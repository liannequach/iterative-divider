==> flow/design.v <==
`timescale 1ns / 1ps
module Counter(
    input clk,
    input reset,
    input E,
    input sclr,
    output reg [2:0] Q,
    output zC
    );
assign zC = (Q == 3'd5) ? 1'b1 : 1'b0;
always@(posedge clk, posedge reset) begin
    if (reset) begin
        Q  <= 3'b0;
    end
    else if(E && sclr)
        Q <= 3'b0;
    else if (E && ~sclr && Q == 3'd5)
        Q <= 3'b0;  
    else if (E && ~sclr)      
        Q <= Q + 1'b1;    
end
endmodule
`timescale 1ns / 1ps
module FA_5bit(
    input [4:0] A,
    input [4:0] B,
    input cin,
    output  [4:0] Sum,
    output Cout
    );
assign {Cout, Sum} = A + B + cin;
endmodule
`timescale 1ns / 1ps
module FSM(
    input clk,reset,E,cout,zC,
    output reg LAB,EA,EC,sclrC,sclrR,LR,ER,done
    );
parameter
    RESET = 0,
    S1 = 1,
    S2 = 2,
    S3 = 3;
reg [1:0] present_state;
reg [1:0] next_state;
always@(*)
    case({present_state})
        RESET: begin                         
                LAB = 0;
                EA = 0;
                EC = 0;
                sclrC = 0;
                sclrR = 0;
                LR = 0;
                ER = 0;
                done = 0;
                next_state = S1;
               end                          
        S1: begin                            
                LAB =0 ;
                EA = 0;
                EC = 1;
                sclrC =1 ;
                sclrR = 1;
                LR = 0;
                ER = 1;
                done = 0;
                if(E) begin
                    next_state = S2;
                    LAB =1 ;
                    EA = 1;
                end      
                else
                    next_state = S1;      
            end
        S2: begin                           
                LAB =0 ;
                EA = 1;
                EC = 0;
                sclrC =0 ;
                sclrR = 0;
                LR = 0;
                ER = 1;
                done = 0;
                if(cout)
                    LR = 1 ;
                if(zC)
                    next_state = S3;
                else begin
                    EC = 1;
                    next_state = S2;    
                end                  
            end  
        S3: begin                          
                LAB = 0;
                EA = 0;
                EC = 0;
                sclrC = 0;
                sclrR = 0;
                LR = 0;
                ER = 0;
                done = 1;
                if(E)
                    next_state = S3;
                else
                    next_state = S1;      
            end
        default: next_state = RESET;               
    endcase
always@(posedge clk, posedge reset)
    if(reset)
        present_state <= RESET;            
    else
        present_state <= next_state;       
endmodule
`timescale 1ns / 1ps
module Iter_Div(A,B,E,reset,clk,R,Q,done);
    input [5:0] A;
    input [3:0] B;
    input E;
    input clk;
    input reset;
    output [5:0] Q;
    output [3:0] R;
    output done;
    wire [3:0] Q_reg;
    wire [4:0] Sum_FA;
    wire [2:0] Q_cnt;
FSM             Fsm(.clk(clk),.reset(reset),.E(E),.cout(cout),.zC(zC),.LAB(LAB),.EA(EA),.EC(EC),.sclrC(sclrC),.sclrR(sclrR),.LR(LR),.ER(ER),.done(done));
Register        Reg(.clk(clk),.reset(reset),.D(B),.Q(Q_reg),.E(LAB));
LShift_Reg_Clr  LS_C(.clk(clk),.reset(reset),.D(Sum_FA[3:0]),.sclr(sclrR),.s_L(LR),.E(ER),.w(Q[5]),.Q(R));
LShift_Reg      LS(.clk(clk),.reset(reset),.D(A),.s_L(LAB),.E(EA),.w(cout),.Q(Q));
Counter         Cnt(.clk(clk),.reset(reset),.E(EC),.sclr(sclrC),.Q(Q_cnt),.zC(zC));
FA_5bit         Fa5(.A({R,Q[5]}),.B(~({1'b0,Q_reg})),.cin(1'b1),.Cout(cout),.Sum(Sum_FA));
endmodule
`timescale 1ns / 1ps
module LShift_Reg(
    input clk,
    input reset,
    input [5:0] D,
    input s_L,
    input E,
    input w,
    output reg [5:0] Q
    );
    always@(posedge clk, posedge reset) begin
        if(reset)
            Q <= 6'b0;
        else begin
            if(s_L && E)
                Q <= D;
            else if(~s_L && E)
                Q <= {Q[4:0],w};     
        end              
    end
endmodule
`timescale 1ns / 1ps
module LShift_Reg_Clr(
    input clk,
    input reset,
    input [3:0] D,
    input sclr,
    input s_L,
    input E,
    input w,
    output reg [3:0] Q
    );
    always@(posedge clk, posedge reset) begin
        if(reset)
            Q <= 4'b0;
        else if(sclr && E)
            Q <= 4'b0;
        else
            if(s_L && E)
                Q <= D;
            else if(~s_L && E)
                Q <= {Q[3:0], w};                   
    end 
endmodule
`timescale 1ns / 1ps
module Register(
    input clk,
    input reset,
    input E,
    input [3:0] D,
    output reg [3:0] Q
    );
always @ (posedge clk, posedge reset)
if (reset) Q <= 4'b0; else
if (E) Q <= D;
endmodule
=== Tool chain data of Iter_Div ===
What the tools print for Iter_Div, step after step.
Lines are those of the file above, counted from 1.
Cell names lack the library's common part.
Not given: --

* Top module: Iter_Div
* Clock port: clk
* Library: sky130hd
* Timing corner: tt_025C_1v80

=== Word-level counts ===
Source: Yosys, flattened and elaborated, memories not mapped. Widths are those after wreduce. Registers that Yosys merges into a memory's read port (data or address) are not register bits. Print and check cells do not count. Equal cells are merged and count once.

* $add $sub $neg: 3
* Equality and inequality tests: 4
* Multiplexer cells: 23
* Bitwise operators: 4
* Reductions and logical operators: 17

{| class="wikitable"
|+ Operators by type and width
! kind !! number
|-
| 2-to-1 mux 6 bit || 2
|-
| 2-to-1 mux 4 bit || 3
|-
| parallel mux 1 bit (select 2 bit) || 5
|-
| OR reduction 3 bit || 3
|-
| 2-to-1 mux 3 bit || 3
|-
| logical AND 1 bit || 8
|-
| parallel mux 2 bit (select 4 bit) || 1
|-
| nonzero test 3 bit || 2
|-
| adder 5 x 5 -> 6 bit || 1
|-
| adder 6 x 1 -> 6 bit (second input constant) || 1
|-
| parallel mux 1 bit (select 3 bit) || 2
|-
| inverter 4 -> 5 bit || 1
|-
| 2-to-1 mux 1 bit || 5
|-
| == test 2 bit (second input constant) || 2
|-
| OR reduction 2 bit || 2
|-
| 2-to-1 mux 2 bit || 2
|-
| inverter 1 bit || 3
|-
| adder 3 x 1 -> 3 bit (second input constant) || 1
|-
| == test 3 bit (second input constant) || 1
|-
| == test 2 x 1 -> 1 bit (second input constant) || 1
|-
| logical NOT 2 bit || 1
|-
| nonzero test 2 bit || 1
|}

* Flip-flop bits (word level): 19
* Input port bits: 13
* Elaborated cells: 56

=== Logic depth ===
Yosys ltp: most cells in a row. Word level: on the elaborated netlist, between registers, memories and ports. Mapped: between sequential cells and ports; inverters and the memories' decode and read muxes count.

* Depth in word-level cells: 10
* ABC_AREA: 0
* Gate-level depth with buffers: 7
* Mapped depth without buffers: 7

=== Mapped cells and area ===
Yosys stat after the flow's synthesis: flattened, memories mapped to cells. It holds for the ABC_AREA given above (unset counts as 0); a run with the other value may have another netlist.
The area totals of this step are shown rounded.

{| class="wikitable"
|+ Cell types
! cell !! number
|-
| dfrtp_1 || 20
|-
| nand2_1 || 24
|-
| ha_1 || 6
|-
| o21ai_0 || 9
|-
| a22oi_1 || 4
|-
| dfstp_2 || 1
|-
| inv_1 || 7
|-
| nor2_1 || 7
|-
| nor4b_4 || 1
|-
| a221o_1 || 2
|-
| fa_1 || 1
|-
| or2_2 || 3
|-
| o311ai_2 || 1
|-
| a211oi_1 || 2
|-
| a21oi_1 || 3
|-
| o211ai_1 || 2
|-
| a2111o_1 || 1
|-
| mux2_2 || 1
|}

Not listed: further types 20, cells in them 22.

* Mapped cells: 117
* Chip area (Yosys): 1100 sq um
* Flip-flop cells: 21
* Buffers: 4

The figures by module come from a second, unflattened synthesis with its own total; it is not the netlist above.

* Cells (unflattened synthesis): 119
* Area (unflattened synthesis): 1200 sq um

Each row is one instance without its submodules.

{| class="wikitable"
|+ By module
! module !! times used !! cells !! area (sq um)
|-
| LShift_Reg || 1 || 27 || 280
|-
| FA_5bit || 1 || 24 || 200
|-
| LShift_Reg_Clr || 1 || 19 || 200
|-
| FSM || 1 || 19 || 190
|-
| Counter || 1 || 16 || 180
|-
| Register || 1 || 9 || 150
|-
| Iter_Div || 1 || 5 || 19
|}

=== Timing after synthesis ===
OpenSTA on the mapped netlist: ideal clock, no wires. The path of least setup slack (recovery checks aside). Input and output delay are each 20% of the period. Register names are those of the netlist, which keeps one name where synthesis merged equal registers.

* Kind: reg2reg
* From: reg LS_C.Q[0]
* To: reg LS.Q[0]
* Period: 1.91 ns
* Setup time: 0.126 ns
* Time at the first pin: 0.000 ns
* Arrival time: 1.609 ns
* Slack: 0.175 ns
* Path delay: 1.735 ns
* Stages on the path: 6
* Synthesis period reached: 1.735 ns

"path delay" = arrival - input delay + setup time.
"stages on the path" counts driving pins, that of a launching flip-flop among them; a cell with two outputs on the path counts twice.
"synthesis period reached" is the clock period less the worst setup slack; recovery checks do not enter. This is arithmetic on one report: input and output delays are still those of the set period (20% each).
Between the ends stands the longest chain of elaborated cells between them, by number of cells; it is not shown to be the way that was timed. Of several equally long chains one is given.
Each line given opens the expression or statement behind the cell; cells for indexed reads and writes are added by Yosys, which also makes memories of some case tables.
At most two assigning lines are given for a register; there are more.

* Path through: dfrtp_1 ha_1 nor2b_1 o311ai_2 a21boi_0 a221o_1
* Length of the longest elaborated chain: 4
* Elaborated cells on any way between the ends: 4
* Source lines of those cells: 3
* Those cells by class: 2 x add/sub; 2 x mux

{| class="wikitable"
|+ RTL lines, path after synthesis
! item !! line !! RTL
|-
| from (decl) || 165 || <nowiki>output reg [3:0] Q</nowiki>
|-
| from (assign) || 169 || <nowiki>Q <= 4'b0;</nowiki>
|-
| from (assign) || 176 || <nowiki>Q <= {Q[3:0], w};</nowiki>
|-
| adder 5 x 5 -> 6 bit || 31 || <nowiki>assign {Cout, Sum} = A + B + cin;</nowiki>
|-
| adder 6 x 1 -> 6 bit || 31 ||
|-
| 2-to-1 mux 6 bit || 151 || <nowiki>else if(~s_L && E)</nowiki>
|-
| 2-to-1 mux 6 bit || 149 || <nowiki>if(s_L && E)</nowiki>
|-
| to (assign) || 150 || <nowiki>Q <= D;</nowiki>
|-
| to (assign) || 152 || <nowiki>Q <= {Q[4:0],w};</nowiki>
|-
| to (decl) || 143 || <nowiki>output reg [5:0] Q</nowiki>
|}

=== Path in the finished layout ===
Path of least setup slack in the final report of job 1 (OpenROAD, finished layout, wires in). Where an end is a register, its clock arrival counts in the times.

* Kind: reg2reg
* From: reg LS_C.Q[0]
* To: reg LS_C.Q[1]
* Period: 1.47 ns
* Setup time: 0.12 ns
* Time at the first pin: 0.27 ns
* Arrival time: 1.79 ns
* Slack: -0.17 ns
* Stages on the path: 7

Between the ends stands the longest chain of elaborated cells between them, by number of cells; it is not shown to be the way that was timed. Of several equally long chains one is given.
At most two assigning lines are given for a register; there are more.

* Path through: dfrtp_2 ha_4 nor2b_4 buf_6 o311a_4 o2111ai_2 o211ai_1
* Length of the longest elaborated chain: 9
* Elaborated cells on any way between the ends: 11
* Source lines of those cells: 6
* Those cells by class: 2 x add/sub; 5 x mux; 1 x logic; 3 x reduce/logical

{| class="wikitable"
|+ RTL lines, path post-layout
! item !! line !! RTL
|-
| from (decl) || 165 || <nowiki>output reg [3:0] Q</nowiki>
|-
| from (assign) || 169 || <nowiki>Q <= 4'b0;</nowiki>
|-
| from (assign) || 176 || <nowiki>Q <= {Q[3:0], w};</nowiki>
|-
| adder 5 x 5 -> 6 bit || 31 || <nowiki>assign {Cout, Sum} = A + B + cin;</nowiki>
|-
| adder 6 x 1 -> 6 bit || 31 ||
|-
| 2-to-1 mux 1 bit || 84 || <nowiki>if(cout)</nowiki>
|-
| parallel mux 1 bit (select 2 bit) || 46 || <nowiki>case({present_state})</nowiki>
|-
| inverter 1 bit || 175 || <nowiki>else if(~s_L && E)</nowiki>
|-
| logical AND 1 bit || 175 ||
|-
| 2-to-1 mux 4 bit || 175 ||
|-
| 2-to-1 mux 4 bit || 173 || <nowiki>if(s_L && E)</nowiki>
|-
| 2-to-1 mux 4 bit || 170 || <nowiki>else if(sclr && E)</nowiki>
|-
| to (assign) || 169 ||
|-
| to (assign) || 176 ||
|-
| to (decl) || 165 ||
|}

Lab notebook: Iter_Div

Below are 2 stored runs of the flow (Yosys, OpenROAD; platform sky130hd) on Iter_Div, each with its settings and what was measured, unordered. Constraints: input delay and output delay 20% of the set period each, output load 0.01 pF.
"period achieved" means the clock period less the worst setup slack. The figure is calculated, with input and output delays left at 20% of the set period.
By "time used up by the worst setup path" is meant the share of the clock period that the worst setup path is allowed (20% is reserved at inputs, 20% at outputs), minus its slack. Clock arrival times at its registers enter into it.
"power consumption" rests on the timing tool's default activity at the inputs, not on a simulated workload.
Values from the reports are rounded here.

=== Job 1 ===
{| class="wikitable"
! Setting !! Value
|-
| period_ns || 1.47
|-
| CORE_UTILIZATION || 20
|-
| PLACE_DENSITY_LB_ADDON || 0.15
|-
| CELL_PAD_IN_SITES_GLOBAL_PLACEMENT || 1
|-
| CELL_PAD_IN_SITES_DETAIL_PLACEMENT || 1
|-
| GPL_TIMING_DRIVEN || 1
|-
| CTS_CLUSTER_SIZE || 48
|-
| CTS_CLUSTER_DIAMETER || 123
|-
| SLEW_MARGIN || 15
|-
| MAX_ROUTING_LAYER || met5
|-
| CAP_MARGIN || 20
|-
| CORE_MARGIN || 2
|-
! Result !! Value
|-
| Chip area after synthesis (Yosys) || 1100 sq um
|-
| Total die area || 6300 sq um
|-
| Standard-cell area after layout || 1800 sq um
|-
| Final utilization || 32%
|-
| Worst setup slack after layout || -0.17 ns
|-
| Post-route setup TNS || -0.62 ns
|-
| Power consumption || 3.7 mW
|-
| Period achieved || 1.637 ns
|-
| Time used up by the worst setup path || 1.64 ns
|-
| Class of the worst setup path || reg2reg
|}

=== Job 2 ===
{| class="wikitable"
! Setting !! Value
|-
| period_ns || 1.87
|-
| CORE_UTILIZATION || 29
|-
| SETUP_SLACK_MARGIN || 0.2
|-
| PLACE_DENSITY || 0.86
|-
| CORE_ASPECT_RATIO || 0.72
|-
| ABC_AREA || 0
|-
| GPL_ROUTABILITY_DRIVEN || 0
|-
| SLEW_MARGIN || 40
|-
| MIN_ROUTING_LAYER || met1
|-
| MAX_ROUTING_LAYER || met5
|-
| CAP_MARGIN || 20
|-
| CORE_MARGIN || 2
|-
! Result !! Value
|-
| Chip area after synthesis (Yosys) || 1100 sq um
|-
| Total die area || 4400 sq um
|-
| Standard-cell area after layout || 1600 sq um
|-
| Final utilization || 43%
|-
| Worst setup slack after layout || 0.18 ns
|-
| Post-route setup TNS || 0.000 ns
|-
| Power consumption || 2.8 mW
|-
| Period achieved || 1.686 ns
|-
| Time used up by the worst setup path || 1.69 ns
|-
| Class of the worst setup path || reg2reg
|}
